==> flow/design.v <==
`timescale 1ns / 1ps
module SecMinHourCounter( input clk,
    input reset,
    input en_clk,
    input updown,
    input en_hours,
    input en_mins,
    output [3:0] minutes_units, 
    output [2:0] minutes_tens,
    output [3:0] hours_units,
    output [2:0] hours_tens,
    output [5:0] counter_sec 
);
reg [3:0] enable;
wire [5:0] counter_min; 
wire [4:0] counter_hour; 
wire enable_minute_clock;
wire enable_hour_clock;
assign enable_minute_clock = en_clk ? (counter_sec == 59 & en_clk) : en_mins;
assign enable_hour_clock =en_clk ? (enable_minute_clock & counter_min == 59) : en_hours;
counter_bits #(6,60) Seconds (clk, reset, en_clk,updown, counter_sec);  
counter_bits #(6,60) Minutes (clk, reset,enable_minute_clock ,updown, counter_min);  
counter_bits #(5,24) Hours (clk, reset, enable_hour_clock,updown, counter_hour);  
assign hours_tens = counter_hour / 10;
assign hours_units = counter_hour % 10;
assign minutes_tens = counter_min / 10;
assign minutes_units = counter_min % 10;
endmodule 
`timescale 1ns / 1ps
module counter_bits #(x = 3, n = 8)
(input clk, reset, enable,updown, output reg [x-1:0] count); 
always @(posedge clk, posedge reset)
 begin
     if (reset == 1)
        count <= 0; 
     else 
     begin
     if (enable)begin
         if(updown)begin
             if (count<n-1)
             begin
                count <= count + 1; 
                end
             else
             begin
                count<=0;
             end
          end
           else begin
             if (count<n-1)
                    begin
                    count <= count -1; 
                    end
             else begin
                    count<=0;
             end
           end
      end          
      else
         count <= count;
    end 
end
endmodule
**Step by step through the tools: SecMinHourCounter**

Tool output for the design above, in the order of the flow.
Line numbers count from 1 in the design file above.
Operators: Yosys type, input widths -> output width; for muxes data width and select width s.
Library cell names are shortened.
Not given: n/a

- Top module: SecMinHourCounter
- Clock port: clk
- Cell library: sky130hd
- Corner: tt_025C_1v80

**Elaborated design**

Yosys after proc, flatten, opt, wreduce and memory -nomap, before mapping. Enables and synchronous resets that opt folds into registers are not counted as muxes. Memory bits, and registers merged into a memory's read port (data or address), are not among the register bits. Print and check cells are not counted. Equal cells are merged and count once.

- Output and inout port bits: 20
- Bits of input ports: 6
- Register bits after elaboration: 17
- Word-level cells: 31

- Divide/modulo/power cells: 4
- Equal/unequal tests: 2
- $add $sub $neg: 6
- Order comparisons: 3
- Bitwise gates (word level): 2
- Multiplexer cells: 11

Operators by type and width:

| kind | count |
|---|---|
| $div 5x4->32 const B | 1 |
| $mod 5x4->32 const B | 1 |
| $div 6x4->32 const B | 1 |
| $mod 6x4->32 const B | 1 |
| $mux 6 | 6 |
| $mux 5 | 3 |
| $add 6x1->6 const B | 2 |
| $sub 6x1->6 const B | 2 |
| $lt 6x6->1 const B | 2 |
| $eq 6x6->1 const B | 2 |
| $add 5x1->5 const B | 1 |
| $sub 5x1->5 const B | 1 |
| $lt 5x5->1 const B | 1 |
| $and 1x1->1 | 2 |
| $mux 1 | 2 |

**Longest topological paths**

Longest topological path by Yosys (ltp), each cell counted once; first at word level (registers and memories cut), then after technology mapping (sequential cells cut; the memories' decode and read muxes count).

- Depth in word-level cells: 5
- ABC_AREA: 0
- Mapped depth: 13
- Gate-level depth less buffers: 11

**Netlist**

The flow's flattened synthesis, as Yosys stat reports it; memories are mapped. The netlist is that of the ABC_AREA named above (0 if unset); the other value can give another one.
The area totals of this step are shown rounded.

- Buffers: 16
- Mapped flip-flops: 17
- Sequential part of the area: 0.00043 mm2
- Mapped area: 0.0017 mm2
- Cell count: 230

Cells by type:

| cell type | count | area in all (um2) |
|---|---|---|
| dfrtp_1 | 17 | 425.408 |
| ha_1 | 17 | 212.704 |
| o21ai_0 | 32 | 160.154 |
| nand2_1 | 33 | 123.869 |
| xnor2_1 | 8 | 70.067 |
| a21oi_1 | 12 | 60.058 |
| inv_1 | 15 | 56.304 |
| buf_4 | 6 | 45.043 |
| nor2_1 | 11 | 41.29 |
| nand2b_1 | 6 | 37.536 |
| nor3_1 | 7 | 35.034 |
| clkbuf_1 | 9 | 33.782 |
| o22ai_1 | 5 | 31.28 |
| mux2i_1 | 3 | 30.029 |
| nand3_1 | 5 | 25.024 |
| nor2b_1 | 4 | 25.024 |
| a21o_1 | 3 | 22.522 |
| a32o_1 | 2 | 20.019 |

Other cell types: 27; their cells: 35.
By module: a second synthesis without flattening, with its own total; a netlist apart from the flattened one above.

- Cell total of the unflattened synthesis: 212
- Area total of the unflattened synthesis: 0.0018 mm2

Rows give one instance, submodules left out.

Modules:

| module | seq. area (mm2) | cells | area (mm2) | instances |
|---|---|---|---|---|
| counter_bits | 0.00015 | 46 | 0.00044 | 2 |
| SecMinHourCounter | 0 | 80 | 0.00057 | 1 |
| counter_bits | 0.00013 | 40 | 0.00037 | 1 |

**Timing after synthesis**

Path of least setup slack by OpenSTA after synthesis, without wires, with an ideal clock, recovery checks aside; 20% of the period is set as input and as output delay. Where synthesis merged equal registers, the netlist keeps one of their names.

- Path kind: register to output
- Start point: register Minutes.count[3]
- End point: output port minutes_units[3]
- Path buffers: 2
- Output delay: 1138 ps
- Driving pins on the path: 14
- Arrival: 2590 ps
- Time at the first pin: 0 ps
- Path delay: 2590 ps
- Path slack: 1962 ps
- Required time: 4552 ps
- Period: 5690 ps
- Period reached after synthesis: 3728 ps

"path delay" is the arrival time less input delay plus setup time.
At an output port there is no setup time.
"driving pins on the path": output pins that drive a net of the path, with the launching flip-flop's if there is one; two outputs of one cell count as two.
"period reached after synthesis" = period - worst setup slack (recovery checks aside). The figure is calculated, with input and output delays left at 20% of the set period.
The rows between start and end are the longest chain of elaborated cells between them; the timing report does not say that the signal goes this way. Where chains are equally long, one stands for them.
Each line given opens the expression or statement behind the cell; cells for indexed reads and writes are added by Yosys, which also makes memories of some case tables.
A register here has more assigning lines than the two given.

- Path through: dfrtp_1 -> buf_4 -> buf_2 -> inv_1 -> ha_1 -> inv_1 -> ha_1 -> inv_1 -> o21ai_0 -> o221ai_1 -> a21boi_1 -> a2111o_1 -> mux2i_1 -> xor2_1
- Cells in the longest elaborated chain: 1
- Elaborated cells between the ends (all ways): 1
- RTL lines with such cells: 1
- Those cells by class: 1 x div

Ends and longest elaborated chain, post-synthesis:

| item | RTL line | RTL |
|---|---|---|
| from (decl) | 31 | `(input clk, reset, enable,updown, output reg [x-1:0] count);` |
| from (assign) | 42 | `count <= count + 1;` |
| from (assign) | 52 | `count <= count -1;` |
| $mod 6x4->32 | 27 | `assign minutes_units = counter_min % 10;` |
| to (decl) | 8 | `output [3:0] minutes_units,` |

Nets of the timed path that keep an RTL name, with a line that drives or declares them; the list need not be complete.

Nets with RTL names, path post-synthesis:

| signal | RTL line | RTL |
|---|---|---|
| minutes_tens[0] | 26 | `assign minutes_tens = counter_min / 10;` |

**Path in the finished layout**

Path of least setup slack in the final report of flow run B (OpenROAD, finished layout, wires in). Where an end is a register, its clock arrival counts in the times.
The path's times are printed in steps of 10 ps; the period is the one set.

- Path kind: register to output
- Start point: register Minutes.count[3]
- End point: output port minutes_tens[0]
- Path slack: 420 ps
- Required time: 3210 ps
- Path buffers: 2
- Driving pins on the path: 12
- Period: 4010 ps
- Output delay: 800 ps
- Time at the first pin: 250 ps
- Arrival: 2790 ps

The rows between start and end are the longest chain of elaborated cells between them; the timing report does not say that the signal goes this way. Where chains are equally long, one stands for them.
A register here has more assigning lines than the two given.

- Path through: dfrtp_1 -> inv_1 -> ha_1 -> inv_1 -> ha_1 -> inv_1 -> o21ai_0 -> o221ai_1 -> a21boi_1 -> a2111o_1 -> buf_4 -> clkdlybuf4s50_1
- Cells in the longest elaborated chain: 1
- Elaborated cells between the ends (all ways): 1
- RTL lines with such cells: 1
- Those cells by class: 1 x div

Ends and longest elaborated chain, post-layout:

| item | RTL line | RTL |
|---|---|---|
| from (decl) | 31 | `(input clk, reset, enable,updown, output reg [x-1:0] count);` |
| from (assign) | 42 | `count <= count + 1;` |
| from (assign) | 52 | `count <= count -1;` |
| $div 6x4->32 | 26 | `assign minutes_tens = counter_min / 10;` |
| to (decl) | 9 | `output [2:0] minutes_tens,` |

Subject: SecMinHourCounter on sky130hd, stored results

Hello all,

Flow measurements of SecMinHourCounter on sky130hd: 2 stored runs with different settings, listed in no order. Input and output delays are each 20% of the period that was set; the output load is 0.01 pF.
"clock period achieved" means the clock period less the worst setup slack. The figure is calculated, with input and output delays left at 20% of the set period.
"critical path time" is the time allowed to the run's worst setup path (the clock period less input and output delay, where it has them) less its slack. Clock arrival times count: a late capture clock shortens it, a late launch clock lengthens it.
"power consumption" is the tool's figure for a default switching activity; nothing was simulated.
"critical path time" is known to 10 ps.
Measured values are rounded.

### Flow run A

==> flow/run.sh <==
#!/bin/bash
# the make line also repeats the synthesis and layout settings of config.mk as NAME=value (left out here)
make -C /OpenROAD-flow-scripts/flow DESIGN_CONFIG=/design/flow/config.mk WORK_HOME=/design/flow/orfs CLKGATE_MAP_FILE= finish
==> flow/config.mk <==
export PLATFORM = sky130hd
export DESIGN_NAME = SecMinHourCounter
export DESIGN_NICKNAME = SecMinHourCounter
export VERILOG_FILES = /design/flow/design.v
export SDC_FILE = /design/flow/constraint.sdc
export NUM_CORES = 4
export LEC_CHECK = 0
export ABC_AREA = 1
export CAP_MARGIN = 20
export CELL_PAD_IN_SITES_DETAIL_PLACEMENT = 0
export CELL_PAD_IN_SITES_GLOBAL_PLACEMENT = 1
export CORE_MARGIN = 2
export CORE_UTILIZATION = 60
export GPL_TIMING_DRIVEN = 1
export PLACE_DENSITY_LB_ADDON = 0.22
export SLEW_MARGIN = 0
==> flow/constraint.sdc <==
create_clock -name core_clock -period 2.61 [get_ports {clk}]
set_input_delay 0.5220 -clock core_clock [delete_from_list [all_inputs] [get_ports {clk}]]
set_output_delay 0.5220 -clock core_clock [all_outputs]
set_load 0.01 [all_outputs]

Outcome of flow run A: incomplete, placement halted on FLW-0024

### Flow run B

==> flow/run.sh <==
#!/bin/bash
# the make line also repeats the synthesis and layout settings of config.mk as NAME=value (left out here)
make -C /OpenROAD-flow-scripts/flow DESIGN_CONFIG=/design/flow/config.mk WORK_HOME=/design/flow/orfs CLKGATE_MAP_FILE= finish
==> flow/config.mk <==
export PLATFORM = sky130hd
export DESIGN_NAME = SecMinHourCounter
export DESIGN_NICKNAME = SecMinHourCounter
export VERILOG_FILES = /design/flow/design.v
export SDC_FILE = /design/flow/constraint.sdc
export NUM_CORES = 4
export LEC_CHECK = 0
export CAP_MARGIN = 20
export CORE_MARGIN = 2
export CORE_UTILIZATION = 15
export SLEW_MARGIN = 20
==> flow/constraint.sdc <==
create_clock -name core_clock -period 4.01 [get_ports {clk}]
set_input_delay 0.8020 -clock core_clock [delete_from_list [all_inputs] [get_ports {clk}]]
set_output_delay 0.8020 -clock core_clock [all_outputs]
set_load 0.01 [all_outputs]

Results of flow run B:
- Utilization in the final report: 19%
- Power consumption: 1.9 mW
- Clock period achieved: 3588 ps
- Final setup TNS: 0 ps
- Standard-cell area after routing: 0.0022 mm2
- Area inside the die boundary: 0.012 mm2
- Smallest hold slack: 520 ps
- Worst setup slack after layout: 420 ps
- Chip area after synthesis (Yosys): 0.0017 mm2
- Critical path time: 2790 ps
- Type of the worst setup path: register to output

Thanks
